==> flow/design.v <==
`timescale 1ns / 1ps
module clk_divider #(
    parameter CLK_DIV=250
)(
    input wire clk_in,
    input wire resetn,
    output reg clk_out
    );
    reg [$clog2(CLK_DIV):0] count;
    always @(posedge clk_in or negedge resetn) begin
        if (!resetn) begin
            count <= 0;
            clk_out <= 1;
        end else begin
            count <= count + 1;
            if (count == CLK_DIV) begin
                count <= 0;
                clk_out <= ~clk_out;
            end
        end
    end
endmodule
`timescale 1ns / 1ps
module i2c_master(
    input wire clk,
    input wire resetn,
    input wire start,
    output reg busy,
    output reg [15:0] data_out,
    output reg data_valid,
    output wire scl,
    inout wire sda
    );
    parameter SLAVE_ADDR = 7'b0101101;
    parameter CLK_DIV = 250;
    localparam [2:0]
        STATE_IDLE = 3'd0,
        STATE_START = 3'd1,
        STATE_ADDR = 3'd2,
        STATE_ADDR_ACK = 3'd3,
        STATE_READ_BYTE = 3'd4,
        STATE_READ_ACK = 3'd5,
        STATE_STOP = 3'd6,
        STATE_DONE = 3'd7;
    reg [2:0] state;
    reg sda_out;     
    reg sda_oe;      
    reg [2:0] addr_read_cnt;     
    reg addr_sent;
    reg scl_oe;
    wire scl_inter;
    clk_divider #(.CLK_DIV(CLK_DIV)) clk_div (
        .clk_in(clk),
        .resetn(resetn),
        .clk_out(scl_inter)
    );
    assign scl = (scl_oe == 1'b1) ? scl_inter : 1'bz;
        reg rw_sent;
    always @ (posedge clk or negedge resetn) begin
        if (!resetn) begin
            state <= STATE_IDLE;
        end else begin
            case (state)
                STATE_IDLE: begin
                  if (start == 1'b1)
                    state <= STATE_START;  
                end
                STATE_START:    state <= STATE_ADDR;
                STATE_ADDR: begin
                    if (rw_sent == 1'b1) state <= STATE_ADDR_ACK;
                end
                STATE_ADDR_ACK: state <= STATE_READ_BYTE;
                STATE_READ_BYTE: state <= STATE_IDLE;  
            endcase
        end
    end
    reg prev_scl;
    reg [7:0] addr_sr;
    always @ (posedge clk or negedge resetn) begin
        if (!resetn) begin
            sda_oe <= 1'b0;
            addr_read_cnt <= 3'd0;
            scl_oe <= 1'b0;
            addr_sent <= 1'b0;
            rw_sent <= 1'b0;
            prev_scl <= 1'b1;  
        end else begin
            case (state)
                STATE_IDLE: begin
                    sda_oe <= 1'b0;
                    scl_oe <= 1'b0;
                    addr_sent <= 1'b0;
                end
                STATE_START: begin
                    sda_oe <= 1'b1;      
                    scl_oe <= 1'b1;
                    addr_sr <= {SLAVE_ADDR, 1'b0};
                end
                STATE_ADDR: begin
                    if (scl_inter == 1'b0 && prev_scl == 1'b1) begin
                        if ((addr_read_cnt <= 3'd7) && (addr_sent == 1'b0)) begin    
                            if (addr_sr[7] == 1'b1) sda_oe <= 1'b0;
                            else sda_oe <= 1'b1;
                            addr_sr <= {addr_sr[6:0], 1'b0};
                            if (addr_read_cnt == 3'd7) begin addr_sent <= 1'b1; end
                            addr_read_cnt <= addr_read_cnt + 1;
                        end else if (addr_sent == 1'b1) begin   
                            scl_oe <= 1'b1;
                            rw_sent <= 1'b1;
                        end else begin  
                            addr_sent <= 1'b0;
                            rw_sent <= 1'b0;
                            addr_read_cnt <= 3'd0;
                            sda_oe <= 1'b0;
                            scl_oe <= 1'b1;  
                        end
                    end 
                    if (prev_scl != scl_inter) prev_scl <= scl_inter;
                end
                STATE_ADDR_ACK: begin
                end
            endcase
        end
    end
    assign sda = (sda_oe == 1'b1) ? 1'b0 : 1'bz;
    always @ (posedge clk or negedge resetn) begin
        if (!resetn) begin
            busy <= 1'b0;
            data_valid <= 1'b0;
        end else begin
            case (state)
                STATE_IDLE: begin
                    busy <= 1'b0;
                    data_valid <= 1'b0;
                end
                STATE_START: begin
                    busy <= 1'b1;
                end
                STATE_ADDR: begin
                end
            endcase
        end
    end
endmodule
# Tool chain data of i2c_master
# Tool output for the design above, in the order of the flow.
# Lines are those of the file above, counted from 1.
# Not given: n/a
# design
design	i2c_master
clock	clk
lib	sky130hd
lib_corner	tt_025C_1v80

# After elaboration
# Counts by Yosys on the flattened word-level netlist (proc, flatten, opt, wreduce; memories kept). Register bits leave out memories and registers merged into their read ports (data or address). Print and check cells are left out. Cells with the same type and inputs are merged into one.
# bits
latchBits	0
ramBits	0
clocked_rd_ports_x_width	0
register_bits	30
romBits	0
mem_count	0
word_cells	73
# classes
n_reduce_logical	16
eq_ne	15
n_addsub	2
shifts	0
logic	3
n_mux	25
n_cmp	1
multipliers	0
div_mod_pow	0
# op_table
op	count
3-bit AND reduction	6
8-bit parallel mux with 2-bit select	1
8-bit 2-to-1 mux	2
3-bit parallel mux with 5-bit select	1
1-bit 2-to-1 mux	12
3-bit 2-to-1 mux	4
2-bit inequality test with constant B	5
9-bit by 1-bit adder with 9-bit output with constant B	1
9-bit by 8-bit == test with 1-bit output with constant B	1
9-bit 2-to-1 mux	1
2-bit nonzero test	3
3-bit by 2-bit == test with 1-bit output with constant B	2
3-bit == test with constant B	2
3-bit inequality test with constant B	2
1-bit parallel mux with 3-bit select	2
5-bit nonzero test	1
4-bit AND reduction	1
1-bit parallel mux with 2-bit select	2
1-bit NOT	3
3-bit by 1-bit adder with 3-bit output with constant B	1
3-bit by 1-bit == test with 1-bit output with constant B	1
3-bit less-or-equal comparator with constant B	1
3-bit zero test	1
3-bit nonzero test	1
1-bit logical AND	2
2-bit by 1-bit inequality test with 1-bit output with constant B	1
2-bit AND reduction	1
1-bit inequality test	1

# Logic depth
# Depth = most cells in a row (Yosys ltp): at word level without a register or memory, in the mapped netlist without a sequential cell, where the memories' decode and read muxes count.
# depth
depth_word	5
ABC_AREA	0
ltp_mapped	5
mapped_depth_nobuf	5

# After synthesis
# The flow's flattened synthesis, as Yosys stat reports it; memories are mapped. The netlist is that of the ABC_AREA named above (0 if unset); the other value can give another one.
# Totals and module areas in this step are rounded.
# by_type
type	count
sky130_fd_sc_hd__dfrtp_1	19
sky130_fd_sc_hd__buf_4	18
sky130_fd_sc_hd__dfstp_2	3
sky130_fd_sc_hd__ha_1	5
sky130_fd_sc_hd__xnor2_1	5
sky130_fd_sc_hd__inv_1	8
sky130_fd_sc_hd__nand4bb_4	1
sky130_fd_sc_hd__nor2_1	6
sky130_fd_sc_hd__nand2_1	5
sky130_fd_sc_hd__a22o_1	2
sky130_fd_sc_hd__a21o_1	2
sky130_fd_sc_hd__nand3_1	3
sky130_fd_sc_hd__or3_1	2
sky130_fd_sc_hd__nor2_4	1
sky130_fd_sc_hd__o221a_1	1
sky130_fd_sc_hd__nand3_2	1
sky130_fd_sc_hd__o21ai_0	2
sky130_fd_sc_hd__a211o_1	1
# Other cell types: 15; their cells: 15.
# mapped
cells	100
seqArea_um2	550
area_um2	1100
ff_cells	22
# By module: a second synthesis without flattening, with its own total; a netlist apart from the flattened one above.
# hier_totals
cells_unflattened	104
hier_area_um2	1100
# Each row is one instance without its submodules.
# by_module
mod	area_um2	cells	n_inst	seq_area_um2
i2c_master	650	58	1	300
clk_divider (CLK_DIV=250)	500	46	1	250

# Worst setup path after synthesis
# Path of least setup slack by OpenSTA after synthesis, without wires, with an ideal clock, recovery checks aside; 20% of the period is set as input and as output delay. Where synthesis merged equal registers, the netlist keeps one of their names.
# synth_timing
kind	reg2reg
from	register clk_div.clk_out
to	register addr_read_cnt[1]
setup_ns	0.121
delay_ns	1.343
n_path_buf	0
driving_pins	6
clock_period_ns	1.63
arrival_ns	1.222
t_first_pin_ns	0.000
t_required_ns	1.509
slack_ns	0.287
synth_period_reached_ns	1.343
# "delay_ns" = arrival - input delay + setup time.
# "driving_pins": output pins that drive a net of the path, with the launching flip-flop's if there is one; two outputs of one cell count as two.
# "synth_period_reached_ns" is the clock period less the worst setup slack; recovery checks do not enter. This is arithmetic on one report: input and output delays are still those of the set period (20% each).
# Between the ends stands the longest chain of elaborated cells between them, by number of cells; it is not shown to be the way that was timed. Of several equally long chains one is given.
# Each line given opens the expression or statement behind the cell; cells for indexed reads and writes are added by Yosys, which also makes memories of some case tables.
# At most two assigning lines are given for a register; there are more.
# synth_between
path_cell_list	sky130_fd_sc_hd__dfstp_2 > sky130_fd_sc_hd__inv_1 > sky130_fd_sc_hd__ha_1 > sky130_fd_sc_hd__nand3b_1 > sky130_fd_sc_hd__a41oi_1 > sky130_fd_sc_hd__a22o_1
elab_chain_cells	3
cone_cells	3
classes_between	1 x logic; 2 x reduce/logical
# synth_rtl
element	line_no	text
start, declared	7	output reg clk_out
start, assigned	13	clk_out <= 1;
start, assigned	18	clk_out <= ~clk_out;
1-bit NOT	100	if (scl_inter == 1'b0 && prev_scl == 1'b1) begin
1-bit logical AND	100
3-bit AND reduction	n/a
end, assigned	106	addr_read_cnt <= addr_read_cnt + 1;
end, assigned	113	addr_read_cnt <= 3'd0;
end, declared	48	reg [2:0] addr_read_cnt;

# Timing after layout
# From the final timing report of run 1: the path of least setup slack in the routed layout; clock arrival at registers is part of the times.
# layout_timing
kind	reg2out
from	register busy
to	output busy
n_path_buf	1
clock_period_ns	1.49
driving_pins	2
slack_ns	-0.03
t_first_pin_ns	0.31
output_delay_ns	0.30
t_required_ns	1.19
arrival_ns	1.22
# At most two assigning lines are given for a register; there are more.
# layout_between
path_cell_list	sky130_fd_sc_hd__dfrtp_1 > sky130_fd_sc_hd__clkdlybuf4s50_1
elab_chain_cells	0
cone_cells	0
cone_lines	0
# layout_rtl
element	line_no	text
start, declared	28	output reg busy,
start, assigned	128	busy <= 1'b0;
start, assigned	133	busy <= 1'b0;
end, declared	28

# Flow measurements of i2c_master on sky130hd: 2 stored runs with different settings, listed in no order. Input and output delays are each 20% of the period that was set; the output load is 0.01 pF.
# "achieved_period_ns" is the run's clock period less its worst setup slack. It is reckoned from that one timing run; input and output delays stay at 20% of the period that was set.
# By "worst_path_ns" is meant the share of the clock period that the worst setup path is allowed (20% is reserved at inputs, 20% at outputs), minus its slack. Clock arrival times at its registers enter into it.
# "total_power_uw" rests on the timing tool's default activity at the inputs, not on a simulated workload.
# Results are given in rounded form.
# Among the settings, . means not set for that run.
# Among the results, . means that no value is shown for the run.
run name	period_ns	SETUP_SLACK_MARGIN	CAP_MARGIN	CORE_MARGIN	CORE_UTILIZATION	SLEW_MARGIN	PLACE_DENSITY	CELL_PAD_IN_SITES_GLOBAL_PLACEMENT	GPL_ROUTABILITY_DRIVEN	CTS_CLUSTER_SIZE	CTS_CLUSTER_DIAMETER	MIN_ROUTING_LAYER	total_power_uw	achieved_period_ns	cell_area_final_um2	die_area_um2	worst_path_ns	worst_path_kind	ys_area_um2	final_setup_ws_ns	final_util_frac	setup_tns_ns
run 1	1.49	-0.11	20	2	40	20	.	.	.	.	.	.	1100	1.517	1200	3200	1.22	reg2out	1100	-0.027	0.44	-0.027
run 2	0.931	.	20	2	71	40	0.78	3	0	50	266	met2	.	.	.	.	.	.	.	.	.	.
# Run 2: not finished: placement ended with error GPL-0301
